==> flow/design.v <==
module nonsoftmax (
	input clk,
	input rst, 
	output [9:0] prediction,
	input [15:0] fm 
);
reg [9:0] counter ; 
reg [9:0] index ; 
reg [15:0] comp_feedback ;
always @(posedge clk or negedge rst) begin
	if (!rst) begin
		counter <= 10'b0 ; 
		index <= 10'b0 ; 
		comp_feedback <= 16'b0 ; 
	end
	else if (fm > comp_feedback ) begin
		comp_feedback <= fm ;
		index <= counter  ;
		counter <= counter +1 ;
	end
	else
		counter <= counter +1 ;
end
assign prediction  = index ;
endmodule
* Tool chain data of nonsoftmax
What the tools print for nonsoftmax, step after step.
Lines are those of the file above, counted from 1.
Cell names lack the library's common part.
Not given: -
- Design top :: nonsoftmax
- Clock port :: clk
- Cell library :: sky130hd
- Library corner :: tt_025C_1v80

* After elaboration
Counts by Yosys on the flattened word-level netlist (proc, flatten, opt, wreduce; memories kept). Register bits leave out memories and registers merged into their read ports (data or address); mux counts leave out enables and synchronous resets folded into registers. Print and check cells are left out. Cells with the same type and inputs are merged into one.
- Add/subtract/negate cells :: 1
- Magnitude comparators :: 1
** Operator list (number)
- 16-bit greater-than comparator :: 1
- 10-bit by 1-bit adder with 10-bit output with constant B :: 1
- Register bits :: 36
- Input bits :: 18
- Output and inout port bits :: 10
- Cells after elaboration :: 5

* Logic depth
Longest topological path by Yosys (ltp), each cell counted once; first at word level (registers and memories cut), then after technology mapping (sequential cells cut; the memories' decode and read muxes count).
- Word-level depth :: 1
- ABC_AREA :: 0
- Mapped depth :: 10
- Gate-level depth less buffers :: 7

* After synthesis
The flow's flattened synthesis, as Yosys stat reports it; memories are mapped. The netlist is that of the ABC_AREA named above (0 if unset); the other value can give another one.
** Cell types
- dfrtp_1 :: number 36, total area 900.864 sq um
- ha_1 :: number 17, total area 212.704 sq um
- o311ai_1 :: number 20, total area 175.168 sq um
- o221ai_2 :: number 10, total area 150.144 sq um
- or4_1 :: number 15, total area 112.608 sq um
- or4b_2 :: number 11, total area 110.106 sq um
- o211ai_1 :: number 11, total area 82.579 sq um
- nand3_1 :: number 15, total area 75.072 sq um
- inv_1 :: number 17, total area 63.811 sq um
- clkbuf_1 :: number 15, total area 56.304 sq um
- o311ai_0 :: number 6, total area 52.55 sq um
- o221ai_1 :: number 5, total area 43.792 sq um
- xnor2_1 :: number 5, total area 43.792 sq um
- nand2_1 :: number 10, total area 37.536 sq um
- xor2_1 :: number 3, total area 26.275 sq um
- a21oi_1 :: number 5, total area 25.024 sq um
- buf_6 :: number 2, total area 22.522 sq um
- nand4_4 :: number 1, total area 21.27 sq um
Other cell types: 16; their cells: 25.
- Mapped cells :: 229
- Cell area after synthesis :: 0.0024023 sq mm
- Sequential part of the area :: 0.0009009 sq mm
- Flip-flop cells :: 36
- Buffer cells :: 23

* Path before layout
OpenSTA on the mapped netlist: ideal clock, no wires. The path of least setup slack (recovery checks aside). Input and output delay are each 20% of the period. Register names are those of the netlist, which keeps one name where synthesis merged equal registers.
- Path type :: input-to-reg
- Start :: input port fm[13]
- End :: register comp_feedback[10]
- Clock period :: 2.98 ns
- Input delay :: 0.596 ns
- Setup time :: 0.141 ns
- Launch time at the first pin :: 0.596 ns
- Data arrival time :: 2.261 ns
- Data required time :: 2.839 ns
- Path slack :: 0.577 ns
- Path delay :: 1.806 ns
- Driving pins on the path :: 8
- Buffers on the path :: 2
- Synthesis period reached :: 2.403 ns
"path delay" is the arrival time less input delay plus setup time.
"driving pins on the path" counts driving pins, that of a launching flip-flop among them; a cell with two outputs on the path counts twice.
"synthesis period reached" is the clock period less the worst setup slack; recovery checks do not enter. This is arithmetic on one report: input and output delays are still those of the set period (20% each).
The rows between start and end are the longest chain of elaborated cells between them; the timing report does not say that the signal goes this way. Where chains are equally long, one stands for them.
A line is the first line of the expression or statement that the cell stems from. Yosys adds cells for indexed reads and writes and turns some case tables into memories.
- Path through :: ha_1 > a21oi_2 > o21ai_2 > or3_1 > buf_2 > buf_4 > o311ai_1 > o221ai_2
- Length of the longest elaborated chain :: 1
- Elaborated cells on any way between the ends :: 1
- Source lines of those cells :: 1
- Classes of those cells :: compare (1)
** RTL lines, path after synthesis
- start, declared :: line 5 : input [15:0] fm
- 16-bit greater-than comparator :: line 16 : else if (fm > comp_feedback ) begin
- end, assigned :: line 14 : comp_feedback <= 16'b0 ;
- end, assigned :: line 17 : comp_feedback <= fm ;
- end, declared :: line 9 : reg [15:0] comp_feedback ;

* Worst path after layout
Path of least setup slack in the final report of run 1 (OpenROAD, finished layout, wires in). Where an end is a register, its clock arrival counts in the times.
- Path type :: reg-to-reg
- Start :: register comp_feedback[15]
- End :: register index[1]
- Clock period :: 2.11 ns
- Setup time :: 0.13 ns
- Launch time at the first pin :: 0.29 ns
- Data arrival time :: 2.34 ns
- Data required time :: 2.27 ns
- Path slack :: -0.07 ns
- Driving pins on the path :: 10
- Buffers on the path :: 2
The rows between start and end are the longest chain of elaborated cells between them; the timing report does not say that the signal goes this way. Where chains are equally long, one stands for them.
- Path through :: dfrtp_1 > inv_2 > ha_4 > nand4_4 > buf_6 > o21bai_4 > or3_4 > buf_8 > o311ai_4 > o211ai_1
- Length of the longest elaborated chain :: 1
- Elaborated cells on any way between the ends :: 1
- Source lines of those cells :: 1
- Classes of those cells :: compare (1)
** RTL lines, path post-layout
- start, declared :: line 9 : reg [15:0] comp_feedback ;
- start, assigned :: line 14 : comp_feedback <= 16'b0 ;
- start, assigned :: line 17 : comp_feedback <= fm ;
- 16-bit greater-than comparator :: line 16 : else if (fm > comp_feedback ) begin
- end, assigned :: line 13 : index <= 10'b0 ;
- end, assigned :: line 18 : index <= counter ;
- end, declared :: line 8 : reg [9:0] index ;

# Flow runs of nonsoftmax

Measured data: module nonsoftmax, platform sky130hd, 2 stored runs of the flow under differing settings, order arbitrary. Input and output delays are each 20% of the period that was set; the output load is 0.01 pF.
"achieved period" = clock period - worst setup slack. The figure is calculated, with input and output delays left at 20% of the set period.
"critical path time" means the part of the period allowed to the worst setup path (the constraints hold back 20% at inputs and 20% at outputs) less its slack; where the path has registers, the arrival times of their clocks count too.
By "power consumption" is meant OpenSTA's value without simulated activity: inputs other than the clock are taken to toggle once in ten clock periods, and the tool carries that through the logic.

** Run 1
- Settings :: period_ns=2.11; CORE_UTILIZATION=44; SETUP_SLACK_MARGIN=0.18; PLACE_DENSITY=0.55; CORE_ASPECT_RATIO=0.9; CORE_MARGIN=5; CELL_PAD_IN_SITES_DETAIL_PLACEMENT=0; TNS_END_PERCENT=45; ABC_AREA=0; GPL_ROUTABILITY_DRIVEN=1; CAP_MARGIN=20; SLEW_MARGIN=15; MAX_ROUTING_LAYER=met4
- Worst setup slack after layout :: -0.069 ns
- Utilization after routing :: 74.1 %
- Achieved period :: 2.179 ns
- Area of the die :: 0.0070396 sq mm
- Post-route setup TNS :: -0.762 ns
- Power consumption :: 4,453 µW
- Mapped cell area after synthesis :: 0.0024023 sq mm
- Critical path time :: 2.18 ns
- Worst setup path kind :: reg-to-reg

** Run 2
- Settings :: period_ns=1.87; CORE_UTILIZATION=17; SETUP_SLACK_MARGIN=0.02; PLACE_DENSITY_LB_ADDON=0.24; CORE_ASPECT_RATIO=1.21; CORE_MARGIN=3; CELL_PAD_IN_SITES_DETAIL_PLACEMENT=2; GPL_ROUTABILITY_DRIVEN=1; SLEW_MARGIN=5; MAX_ROUTING_LAYER=met4; CAP_MARGIN=20
- Worst setup slack after layout :: -0.344 ns
- Utilization after routing :: 32.3 %
- Achieved period :: 2.214 ns
- Area of the die :: 0.0155995 sq mm
- Post-route setup TNS :: -7.479 ns
- Power consumption :: 5,307 µW
- Mapped cell area after synthesis :: 0.0024023 sq mm
- Critical path time :: 2.21 ns
- Worst setup path kind :: reg-to-reg
