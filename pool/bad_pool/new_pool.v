==> flow/design.v <==
module new_pool(
	output reg [15:0] pool_out , 
	input clk ,
	input [15:0] in0,
	input [15:0] in1,
	input [15:0] in2,
	input [15:0] in3,
	input [15:0] in4,
	input [15:0] in5,
	input [15:0] in6,
	input [15:0] in7,
	input [15:0] in8,
	input [15:0] in9,
	input [15:0] in10,
	input [15:0] in11,
	input [15:0] in12,
	input [15:0] in13,
	input [15:0] in14,
	input [15:0] in15,
	input [15:0] in16,
	input [15:0] in17,
	input [15:0] in18,
	input [15:0] in19,
	input [15:0] in20,
	input [15:0] in21,
	input [15:0] in22,
	input [15:0] in23,
	input [15:0] in24,
	input [15:0] in25,
	input [15:0] in26,
	input [15:0] in27,
	input [15:0] in28,
	input [15:0] in29,
	input [15:0] in30,
	input [15:0] in31,
	input [15:0] in32,
	input [15:0] in33,
	input [15:0] in34,
	input [15:0] in35,
	input [15:0] in36,
	input [15:0] in37,
	input [15:0] in38,
	input [15:0] in39,
	input [15:0] in40,
	input [15:0] in41,
	input [15:0] in42,
	input [15:0] in43,
	input [15:0] in44,
	input [15:0] in45,
	input [15:0] in46,
	input [15:0] in47,
	input [15:0] in48,
	input [15:0] in49,
	input [15:0] in50,
	input [15:0] in51,
	input [15:0] in52,
	input [15:0] in53,
	input [15:0] in54,
	input [15:0] in55,
	input [15:0] in56,
	input [15:0] in57,
	input [15:0] in58,
	input [15:0] in59,
	input [15:0] in60,
	input [15:0] in61,
	input [15:0] in62,
	input [15:0] in63 
);
reg [15:0] u0;
reg [15:0] u2;
reg [15:0] u4;
reg [15:0] u6;
reg [15:0] u8;
reg [15:0] u10;
reg [15:0] u12;
reg [15:0] u14;
reg [15:0] u16;
reg [15:0] u18;
reg [15:0] u20;
reg [15:0] u22;
reg [15:0] u24;
reg [15:0] u26;
reg [15:0] u28;
reg [15:0] u30;
reg [15:0] u32;
reg [15:0] u34;
reg [15:0] u36;
reg [15:0] u38;
reg [15:0] u40;
reg [15:0] u42;
reg [15:0] u44;
reg [15:0] u46;
reg [15:0] u48;
reg [15:0] u50;
reg [15:0] u52;
reg [15:0] u54;
reg [15:0] u56;
reg [15:0] u58;
reg [15:0] u60;
reg [15:0] u62;
reg [15:0] z0;
reg [15:0] z4;
reg [15:0] z8;
reg [15:0] z12;
reg [15:0] z16;
reg [15:0] z20;
reg [15:0] z24;
reg [15:0] z28;
reg [15:0] z32;
reg [15:0] z36;
reg [15:0] z40;
reg [15:0] z44;
reg [15:0] z48;
reg [15:0] z52;
reg [15:0] z56;
reg [15:0] z60;
always @(posedge clk ) begin
u0<=(in0+in1);
u2<=(in2+in3);
u4<=(in4+in5);
u6<=(in6+in7);
u8<=(in8+in9);
u10<=(in10+in11);
u12<=(in12+in13);
u14<=(in14+in15);
u16<=(in16+in17);
u18<=(in18+in19);
u20<=(in20+in21);
u22<=(in22+in23);
u24<=(in24+in25);
u26<=(in26+in27);
u28<=(in28+in29);
u30<=(in30+in31);
u32<=(in32+in33);
u34<=(in34+in35);
u36<=(in36+in37);
u38<=(in38+in39);
u40<=(in40+in41);
u42<=(in42+in43);
u44<=(in44+in45);
u46<=(in46+in47);
u48<=(in48+in49);
u50<=(in50+in51);
u52<=(in52+in53);
u54<=(in54+in55);
u56<=(in56+in57);
u58<=(in58+in59);
u60<=(in60+in61);
u62<=(in62+in63);
end
reg [15:0] hazem0;
reg [15:0] hazem8;
reg [15:0] hazem16;
reg [15:0] hazem24;
reg [15:0] hazem32;
reg [15:0] hazem40;
reg [15:0] hazem48;
reg [15:0] hazem56;
reg [15:0] kamal0;
reg [15:0] kamal16;
reg [15:0] kamal32;
reg [15:0] kamal48;
reg [15:0] pop1 ; 
reg [15:0] pop2 ; 
always @(posedge clk) begin
z0<=(u0+u2);
z4<=(u4+u6);
z8<=(u8+u10);
z12<=(u12+u14);
z16<=(u16+u18);
z20<=(u20+u22);
z24<=(u24+u26);
z28<=(u28+u30);
z32<=(u32+u34);
z36<=(u36+u38);
z40<=(u40+u42);
z44<=(u44+u46);
z48<=(u48+u50);
z52<=(u52+u54);
z56<=(u56+u58);
z60<=(u60+u62);
hazem0<=(z0+z4);
hazem8<=(z8+z12);
hazem16<=(z16+z20);
hazem24<=(z24+z28);
hazem32<=(z32+z36);
hazem40<=(z40+z44);
hazem48<=(z48+z52);
hazem56<=(z56+z60);
kamal0<=(hazem0+hazem8);
kamal16<=(hazem16+hazem24);
kamal32<=(hazem32+hazem40);
kamal48<=(hazem48+hazem56);
pop1<=(kamal0 + kamal16) ; 
pop2<=(kamal32 + kamal48) ; 
end
always @(posedge clk ) begin
	pool_out <= pop2+pop1 ; 
end
endmodule
Reports on new_pool:

Tool output for the design above, in the order of the flow.
Lines are those of the file above, counted from 1.
A cell with - has no value.

* top: new_pool
* clock input: clk
* cell library: sky130hd
* library corner: tt_025C_1v80

Word level:

Counts by Yosys on the flattened word-level netlist (proc, flatten, opt, wreduce; memories kept). Register bits leave out memories and registers merged into their read ports (data or address); mux counts leave out enables and synchronous resets folded into registers. Print and check cells are left out. Cells with the same type and inputs are merged into one.

* register bits after elaboration: 1008
* bits in latches: 0
* bits in writable memories: 0
* ROM bits: 0
* clocked read ports x word width: 0
* memories: 0
* output and inout port bits: 16
* word-level cells: 126

* $add $sub $neg: 63
* multipliers: 0
* div/mod/pow operators: 0
* $lt $le $gt $ge: 0
* equality and inequality tests: 0
* shift operators: 0
* muxes and demuxes: 0
* bitwise logic cells: 0
* reductions and logical operators: 0

Operators by type and width (number)
* 16-bit adder: 63

Longest topological paths:

Longest topological path by Yosys (ltp), each cell counted once; first at word level (registers and memories cut), then after technology mapping (sequential cells cut; the memories' decode and read muxes count).

* depth after elaboration: 1
* ABC_AREA: 0
* depth in mapped cells: 9

Mapped cells and area:

Yosys stat after the flow's synthesis: flattened, memories mapped to cells. It holds for the ABC_AREA given above (unset counts as 0); a run with the other value may have another netlist.
The area totals of this step are shown rounded.

* cell count: 6604
* cell area after synthesis: 62200 um^2
* flip-flop cells: 1008

Cell types
* sky130_fd_sc_hd__dfxtp_1: number 1008, total area 2.02E+04 um^2
* sky130_fd_sc_hd__ha_1: number 945, total area 1.18E+04 um^2
* sky130_fd_sc_hd__xnor2_1: number 471, total area 4.13E+03 um^2
* sky130_fd_sc_hd__a21oi_1: number 716, total area 3.58E+03 um^2
* sky130_fd_sc_hd__xor2_1: number 362, total area 3.17E+03 um^2
* sky130_fd_sc_hd__a21o_1: number 339, total area 2.54E+03 um^2
* sky130_fd_sc_hd__o21ai_0: number 347, total area 1.74E+03 um^2
* sky130_fd_sc_hd__fa_1: number 63, total area 1261.21 um^2
* sky130_fd_sc_hd__nor2_1: number 331, total area 1.24E+03 um^2
* sky130_fd_sc_hd__nand2_1: number 271, total area 1.02E+03 um^2
* sky130_fd_sc_hd__nand3_1: number 191, total area 955.917 um^2
* sky130_fd_sc_hd__o21bai_1: number 113, total area 848.314 um^2
* sky130_fd_sc_hd__a211oi_1: number 98, total area 735.706 um^2
* sky130_fd_sc_hd__inv_1: number 187, total area 701.923 um^2
* sky130_fd_sc_hd__nor3_1: number 118, total area 590.566 um^2
* sky130_fd_sc_hd__and3_1: number 94, total area 588.064 um^2
* sky130_fd_sc_hd__o21a_1: number 66, total area 495.475 um^2
* sky130_fd_sc_hd__o31ai_1: number 64, total area 480.461 um^2

Not listed: further types 43, cells in them 820.

Path before layout:

Path of least setup slack by OpenSTA after synthesis, without wires, with an ideal clock, recovery checks aside; 20% of the period is set as input and as output delay. Where synthesis merged equal registers, the netlist keeps one of their names.

* path type: input port to flip-flop
* from: input port in14[0]
* to: register u14[14]
* clock period: 2790 ps
* external input delay: 558 ps
* setup time: 70 ps
* arrival time: 2465 ps
* data required time: 2720 ps
* path slack: 255 ps
* delay of the path: 1977 ps
* driving pins on the path: 8
* path buffers: 0
* synthesis period reached: 2535 ps

"delay of the path" is the arrival time less input delay plus setup time.
"driving pins on the path": output pins that drive a net of the path, with the launching flip-flop's if there is one; two outputs of one cell count as two.
"synthesis period reached" is the clock period less the worst setup slack; recovery checks do not enter. This is arithmetic on one report: input and output delays are still those of the set period (20% each).
The rows between start and end are the longest chain of elaborated cells between them; the timing report does not say that the signal goes this way. Where chains are equally long, one stands for them.
A line is the first line of the expression or statement that the cell stems from. Yosys adds cells for indexed reads and writes and turns some case tables into memories.

* cell sequence: sky130_fd_sc_hd__ha_1 sky130_fd_sc_hd__fa_1 sky130_fd_sc_hd__a21o_1 sky130_fd_sc_hd__a31o_2 sky130_fd_sc_hd__a221o_1 sky130_fd_sc_hd__and2_1 sky130_fd_sc_hd__a221o_1 sky130_fd_sc_hd__a21oi_1
* cells in the longest elaborated chain: 1

Ends and longest elaborated chain, after synthesis
* start: declaration: RTL line 18 `input [15:0] in14,`
* 16-bit adder: RTL line 125 `u14<=(in14+in15);`
* end: assignment: RTL line 125
* end: declaration: RTL line 76 `reg [15:0] u14;`

Worst path after layout:

From the final timing report of entry A: the path of least setup slack in the routed layout; clock arrival at registers is part of the times.
The path's times are printed in steps of 10 ps; the period is the one set.

* path type: flip-flop to flip-flop
* from: register u4[0]
* to: register z4[14]
* clock period: 2880 ps
* setup time: 110 ps
* arrival time: 3310 ps
* data required time: 3520 ps
* path slack: 210 ps
* driving pins on the path: 9
* path buffers: 0

The rows between start and end are the longest chain of elaborated cells between them; the timing report does not say that the signal goes this way. Where chains are equally long, one stands for them.

* cell sequence: sky130_fd_sc_hd__dfxtp_1 sky130_fd_sc_hd__ha_1 sky130_fd_sc_hd__fa_1 sky130_fd_sc_hd__a21oi_1 sky130_fd_sc_hd__o21ai_1 sky130_fd_sc_hd__a2111oi_2 sky130_fd_sc_hd__o21bai_1 sky130_fd_sc_hd__or3b_1 sky130_fd_sc_hd__and3_1
* cells in the longest elaborated chain: 1

Ends and longest elaborated chain, post-layout
* start: declaration: RTL line 71 `reg [15:0] u4;`
* start: assignment: RTL line 120 `u4<=(in4+in5);`
* 16-bit adder: RTL line 167 `z4<=(u4+u6);`
* end: assignment: RTL line 167
* end: declaration: RTL line 102 `reg [15:0] z4;`

==> runs of new_pool <==
new_pool through Yosys and OpenROAD on sky130hd: 2 stored runs, unordered, with their settings and measured results. The constraints put input and output delay at 20% of the set period each and load the outputs with 0.01 pF.
By "period achieved" is meant the clock period of the run minus its worst setup slack. This is arithmetic on one report: input and output delays are still those of the set period (20% each).
"time of the worst setup path": the worst setup path's part of the clock period (all of it between registers, 20% less for each end at a port) less its slack. A launch clock that arrives late makes it longer, a capture clock that arrives late makes it shorter.
"time of the worst setup path" is known to 10 ps.
Results are given in rounded form.

### Entry A

==> flow/run.sh <==
#!/bin/bash
# the make line also repeats the synthesis and layout settings of config.mk as NAME=value (left out here)
make -C /OpenROAD-flow-scripts/flow DESIGN_CONFIG=/design/flow/config.mk WORK_HOME=/design/flow/orfs CLKGATE_MAP_FILE= finish
==> flow/config.mk <==
export PLATFORM = sky130hd
export DESIGN_NAME = new_pool
export DESIGN_NICKNAME = new_pool
export VERILOG_FILES = /design/flow/design.v
export SDC_FILE = /design/flow/constraint.sdc
export NUM_CORES = 4
export LEC_CHECK = 0
export ABC_AREA = 0
export CAP_MARGIN = 20
export CORE_ASPECT_RATIO = 0.76
export CORE_MARGIN = 2
export CORE_UTILIZATION = 18
export CTS_CLUSTER_DIAMETER = 219
export MAX_ROUTING_LAYER = met5
export PLACE_DENSITY_LB_ADDON = 0.28
export SETUP_SLACK_MARGIN = 0.11
export SLEW_MARGIN = 20
export TNS_END_PERCENT = 55
==> flow/constraint.sdc <==
create_clock -name core_clock -period 2.88 [get_ports {clk}]
set_input_delay 0.5760 -clock core_clock [delete_from_list [all_inputs] [get_ports {clk}]]
set_output_delay 0.5760 -clock core_clock [all_outputs]
set_load 0.01 [all_outputs]

Results of entry A:
- Time of the worst setup path: 2,670 ps
- Kind of the worst setup path: flip-flop to flip-flop
- Period achieved: 2,671 ps
- Final worst hold slack: 442 ps
- Smallest setup slack: 209 ps
- Synthesis area: 62,200 um^2
- Utilization after routing: 24.5%
- Standard-cell area of the final layout: 84,400 um^2
- Total die area: 351,000 um^2

### Entry B

==> flow/run.sh <==
#!/bin/bash
# the make line also repeats the synthesis and layout settings of config.mk as NAME=value (left out here)
make -C /OpenROAD-flow-scripts/flow DESIGN_CONFIG=/design/flow/config.mk WORK_HOME=/design/flow/orfs CLKGATE_MAP_FILE= finish
==> flow/config.mk <==
export PLATFORM = sky130hd
export DESIGN_NAME = new_pool
export DESIGN_NICKNAME = new_pool
export VERILOG_FILES = /design/flow/design.v
export SDC_FILE = /design/flow/constraint.sdc
export NUM_CORES = 4
export LEC_CHECK = 0
export CAP_MARGIN = 20
export CORE_MARGIN = 2
export CORE_UTILIZATION = 21
export SLEW_MARGIN = 20
==> flow/constraint.sdc <==
create_clock -name core_clock -period 2.62 [get_ports {clk}]
set_input_delay 0.5240 -clock core_clock [delete_from_list [all_inputs] [get_ports {clk}]]
set_output_delay 0.5240 -clock core_clock [all_outputs]
set_load 0.01 [all_outputs]

Results of entry B:
- Time of the worst setup path: 2,540 ps
- Kind of the worst setup path: flip-flop to flip-flop
- Period achieved: 2,541 ps
- Final worst hold slack: 384 ps
- Smallest setup slack: 79 ps
- Synthesis area: 62,200 um^2
- Utilization after routing: 29.0%
- Standard-cell area of the final layout: 85,300 um^2
- Total die area: 301,000 um^2
